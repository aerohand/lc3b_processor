==> flow/design.v <==
package lc3b_types;
typedef logic [15:0] lc3b_word;
typedef logic  [7:0] lc3b_byte;
typedef logic  [8:0] lc3b_offset9;
typedef logic  [5:0] lc3b_offset6;
typedef logic [10:0] lc3b_offset11;
typedef logic [7:0] lc3b_trapvect8;
typedef logic [4:0] lc3b_imm5;
typedef logic [3:0] lc3b_imm4;
typedef logic lc3b_distinguishbit;
typedef logic  [2:0] lc3b_reg;
typedef logic  [2:0] lc3b_nzp;
typedef logic  [1:0] lc3b_mem_wmask;
typedef logic  [8:0] lc3b_c_tag;
typedef logic  [2:0] lc3b_c_index;
typedef logic  [2:0] lc3b_c_offset;
typedef logic [127:0] lc3b_memband;
typedef enum bit [3:0] {
    op_add  = 4'b0001,
    op_and  = 4'b0101,
    op_br   = 4'b0000,
    op_jmp  = 4'b1100,    
    op_jsr  = 4'b0100,    
    op_ldb  = 4'b0010,
    op_ldi  = 4'b1010,
    op_ldr  = 4'b0110,
    op_lea  = 4'b1110,
    op_not  = 4'b1001,
    op_rti  = 4'b1000,
    op_shf  = 4'b1101,
    op_stb  = 4'b0011,
    op_sti  = 4'b1011,
    op_str  = 4'b0111,
    op_trap = 4'b1111
} lc3b_opcode;
typedef enum bit [3:0] {
    alu_add,
    alu_and,
    alu_not,
    alu_pass,
    alu_sll,
    alu_srl,
    alu_sra
} lc3b_aluop;
typedef struct packed {
	logic [3:0] opcode;
	lc3b_aluop aluop;
    logic load_cc;
	logic load_regfile;
    logic load_mdr;
    logic load_mar;
    logic mem_read;
    logic mem_write;
    logic destmux_sel; 
    logic storemux_sel;
    logic adjmux_sel; 
    logic [2:0] pcmux_sel;
    logic [2:0] alumux_sel;
    logic [2:0] regfilemux_sel;
    logic [1:0] mdrmux_sel;
    logic [1:0] marmux_sel;
	logic if_id_enable;
	logic id_ex_enable;
	logic ex_mem_enable;
	logic mem_wb_enable;
	logic in_branch;
	logic in_byte;
	logic in_indirect;
	logic in_sti;
	logic in_mem;
	logic in_ld;
	logic in_st;
	logic set_r7;
	logic in_lea;
	logic in_add_reg;
} lc3b_control_word;
endpackage : lc3b_types
import lc3b_types::*;  
module cache_control2
(
	 input clk,
    input [1:0] lru_out,
	 input mem_read,
	 input mem_write,
	 input tag_match,
	 input valid,
	 input dirty,
	 input [1:0] whichtag,
	 output logic write0,
	 output logic write1,
	 output logic write2,
	 output logic write3,
	 output logic wdirty0,
	 output logic wdirty1,
	 output logic wdirty2,
	 output logic wdirty3,
	 output logic dirty0_val,
	 output logic dirty1_val,
	 output logic dirty2_val,
	 output logic dirty3_val,
	 output logic mem_resp,
	 output logic inrw1,
	 output logic inw1,
    input pmem_resp,
    output logic pmem_read,
    output logic pmem_write
);
enum int unsigned {
	 init,
	 check_line,
	 store_line,
	 get_line,
	 rw1
} state, next_state;
always_comb
begin : state_actions
	 write0 = 1'b0;
	 write1 = 1'b0;
	 write2 = 1'b0;
	 write3 = 1'b0;
	 wdirty0 = 1'b0;
	 wdirty1 = 1'b0;
	 wdirty2 = 1'b0;
	 wdirty3 = 1'b0;
	 dirty0_val = 1'b0;
	 dirty1_val = 1'b0;
	 dirty2_val = 1'b0;
	 dirty3_val = 1'b0;
	 pmem_read = 1'b0;
	 pmem_write = 1'b0;
	 mem_resp = 1'b0;
	 inrw1 = 1'b0;
	 inw1 = 1'b0;
	 case(state)
        check_line: begin
				if(tag_match && (mem_read || mem_write) && valid) begin
					mem_resp = 1;
					inrw1 = 1;
					if (mem_write) begin
						inw1 = 1;
						if(whichtag == 1) begin
							write1 = 1;
							wdirty1 = 1;
							dirty1_val = 1;
						end
						else if(whichtag == 2) begin
							write2 = 1;
							wdirty2 = 1;
							dirty2_val = 1;
						end
						else if(whichtag == 3) begin
							write3 = 1;
							wdirty3 = 1;
							dirty3_val = 1;
						end
						else begin
							write0 = 1;
							wdirty0 = 1;
							dirty0_val = 1;
						end
					end
				end
		  end
		  store_line: begin
				pmem_write = 1;
				if(lru_out == 1) begin
					wdirty1 = 1;
					dirty1_val = 0;
				end
				else if(lru_out == 2) begin
					wdirty2 = 1;
					dirty2_val = 0;
				end
				else if(lru_out == 3) begin
					wdirty3 = 1;
					dirty3_val = 0;
				end
				else begin
					wdirty0 = 1;
					dirty0_val = 0;
				end
		  end
		  get_line: begin
				pmem_read = 1;
				if(pmem_resp) begin
					if(lru_out == 1)
						write1 = 1;
					else if(lru_out == 2)
						write2 = 1;
					else if(lru_out == 3)
						write3 = 1;
					else
						write0 = 1;
				end
		  end
		  rw1: begin
				mem_resp = 1;
				inrw1 = 1;
				if (mem_write) begin
					inw1 = 1;
					if(whichtag == 1) begin
						write1 = 1;
						wdirty1 = 1;
						dirty1_val = 1;
					end
					else if(whichtag == 2) begin
						write2 = 1;
						wdirty2 = 1;
						dirty2_val = 1;
					end
					else if(whichtag == 3) begin
						write3 = 1;
						wdirty3 = 1;
						dirty3_val = 1;
					end
					else begin
						write0 = 1;
						wdirty0 = 1;
						dirty0_val = 1;
					end
				end
		  end
		  init:  ;
        default:  ;
    endcase
end
always_comb
begin : next_state_logic
	 next_state = state;
    case(state)
		  init: begin
				if(mem_read || mem_write)
					next_state = check_line;
		  end 
        check_line: begin
				if(tag_match && (mem_read || mem_write) && valid)
					next_state = init;
				else if(mem_read || mem_write) begin
					if (!dirty)
						next_state = get_line;
					else
						next_state = store_line;
				end
		  end
		  store_line: if (pmem_resp) next_state = get_line;
		  get_line: if (pmem_resp) next_state = rw1;
		  rw1: next_state = init;
        default: next_state = init;
    endcase
end
always_ff @(posedge clk)
begin: next_state_assignment
	 state <= next_state;
end
endmodule : cache_control2
**Tool chain data of cache_control2**

Tool output for the design above, in the order of the flow.
Lines are those of the file above, counted from 1.
Library cell names are shortened.
The mark n/a stands for no value.

- Top: cache_control2
- Clock input: clk
- Cell library: sky130hd
- Library corner: tt_025C_1v80

**Word-level counts**

Yosys after proc, flatten, opt, wreduce and memory -nomap, before mapping. Memory bits, and registers merged into a memory's read port (data or address), are not among the register bits. Print and check cells are not counted. Equal cells are merged and count once.

- Bits in registers: 32
- Input port bits: 11
- Output and inout port bits: 17

- Reductions and logical operators: 5
- Muxes and demuxes: 56
- Eq/ne operators: 14

Operators with widths:

| operator | count |
|---|---|
| 32-bit 2-to-1 mux | 5 |
| 32-bit case mux with 4-bit select | 1 |
| 32-bit by 2-bit equality test with 1-bit output (second input constant) | 2 |
| 1-bit 2-to-1 mux | 36 |
| 32-bit by 1-bit equality test with 1-bit output (second input constant) | 1 |
| 32-bit by 3-bit equality test with 1-bit output (second input constant) | 1 |
| 32-bit zero test | 1 |
| 1-bit case mux with 3-bit select | 8 |
| 1-bit case mux with 2-bit select | 6 |
| 2-bit equality test (second input constant) | 4 |
| 2-bit inequality test (second input constant) | 3 |
| 2-bit by 1-bit equality test with 1-bit output (second input constant) | 2 |
| 4-bit AND reduction | 1 |
| 3-bit inequality test (second input constant) | 1 |
| 1-bit logical AND | 2 |
| 1-bit logical OR | 1 |

**Depth**

Yosys ltp: most cells in a row. Word level: on the elaborated netlist, between registers, memories and ports. Mapped: between sequential cells and ports; inverters and the memories' decode and read muxes count.

- Depth in word-level cells: 7
- ABC_AREA: 0
- Gate-level depth with buffers: 4

**Netlist**

Source: synth_stat.txt of the flow (Yosys; design flattened, memories mapped). It holds for the ABC_AREA given above (unset counts as 0); a run with the other value may have another netlist.

- Cell count: 49
- Buffer cells: 1
- Flip-flop cells: 3
- Mapped area: 0.0004229 mm^2

Cells by type:

| cell | count |
|---|---|
| edfxtp_1 | 3 |
| o2111ai_2 | 3 |
| inv_1 | 7 |
| o2111ai_4 | 1 |
| o21ai_1 | 4 |
| nand2b_1 | 3 |
| and2b_1 | 2 |
| o21ai_0 | 3 |
| or2b_1 | 2 |
| and4b_4 | 1 |
| o31ai_2 | 1 |
| nor2_1 | 3 |
| a21oi_1 | 2 |
| and2b_4 | 1 |
| and3b_2 | 1 |
| o211a_1 | 1 |
| and2b_2 | 1 |
| and3b_1 | 1 |

Not listed: further types 9, cells in them 9.

**Worst setup path after synthesis**

Source: OpenSTA report_checks on the synthesized netlist (no wires, ideal clock, input and output delay 20% of the period each), path of least setup slack; recovery checks are left aside. Register names are those of the netlist, which keeps one name where synthesis merged equal registers.

- Path kind: reg2out
- Start point: register state[0]
- End point: output mem_resp
- Data arrival time: 1158 ps
- Slack: 226 ps
- Driving pins on the path: 5
- Output delay: 346 ps
- Delay of the path: 1158 ps
- Clock period: 1730 ps
- Period reached after synthesis: 1504 ps

"delay of the path" is the arrival time less input delay plus setup time.
A path that ends at an output port has no setup time.
"driving pins on the path": output pins that drive a net of the path, with the launching flip-flop's if there is one; two outputs of one cell count as two.
"period reached after synthesis" = period - worst setup slack (recovery checks aside). The figure is calculated, with input and output delays left at 20% of the set period.
Between the ends stands the longest chain of elaborated cells between them, by number of cells; it is not shown to be the way that was timed. Of several equally long chains one is given.
A line is the first line of the expression or statement that the cell stems from. Yosys adds cells for indexed reads and writes and turns some case tables into memories.

- Path through: edfxtp_1 > and2b_4 > a21oi_1 > nor2_1 > buf_4
- Length of the longest elaborated chain: 2
- Elaborated cells between the ends (all ways): 3
- Classes of those cells: 2 x eq/ne; 1 x mux

Ends and longest elaborated chain, post-synthesis:

| item | RTL line | RTL |
|---|---|---|
| start: declaration | 114 | `} state, next_state;` |
| start: assignment | 253 | `state <= next_state;` |
| 32-bit by 3-bit equality test with 1-bit output | 134 | `case(state)` |
| 1-bit case mux with 2-bit select | 134 |  |
| end: declaration | 101 | `output logic mem_resp,` |

==> runs of cache_control2 <==
cache_control2 on sky130hd: 2 stored runs with different settings, listed in no order. Input and output delays are each 20% of the period that was set; the output load is 0.01 pF.
A setting shown as . is not set for that run.

| setting or result | record 1 | record 2 |
|---|---|---|
| period_ns | 2.45 | 1.57 |
| CORE_UTILIZATION | 70 | 48 |
| SETUP_SLACK_MARGIN | 0.59 | . |
| PLACE_DENSITY_LB_ADDON | 0.22 | 0.22 |
| CELL_PAD_IN_SITES_GLOBAL_PLACEMENT | 2 | . |
| ABC_AREA | 0 | 0 |
| GPL_TIMING_DRIVEN | 0 | . |
| GPL_ROUTABILITY_DRIVEN | 0 | . |
| CAP_MARGIN | 20 | 20 |
| CORE_MARGIN | 2 | 8 |
| SLEW_MARGIN | 20 | 20 |
| CTS_CLUSTER_SIZE | . | 22 |
| CTS_CLUSTER_DIAMETER | . | 112 |
| MIN_ROUTING_LAYER | . | met2 |

Record 1: not finished: floorplanning ended with error PDN-0185
Record 2: not finished: floorplanning ended with error PDN-0185
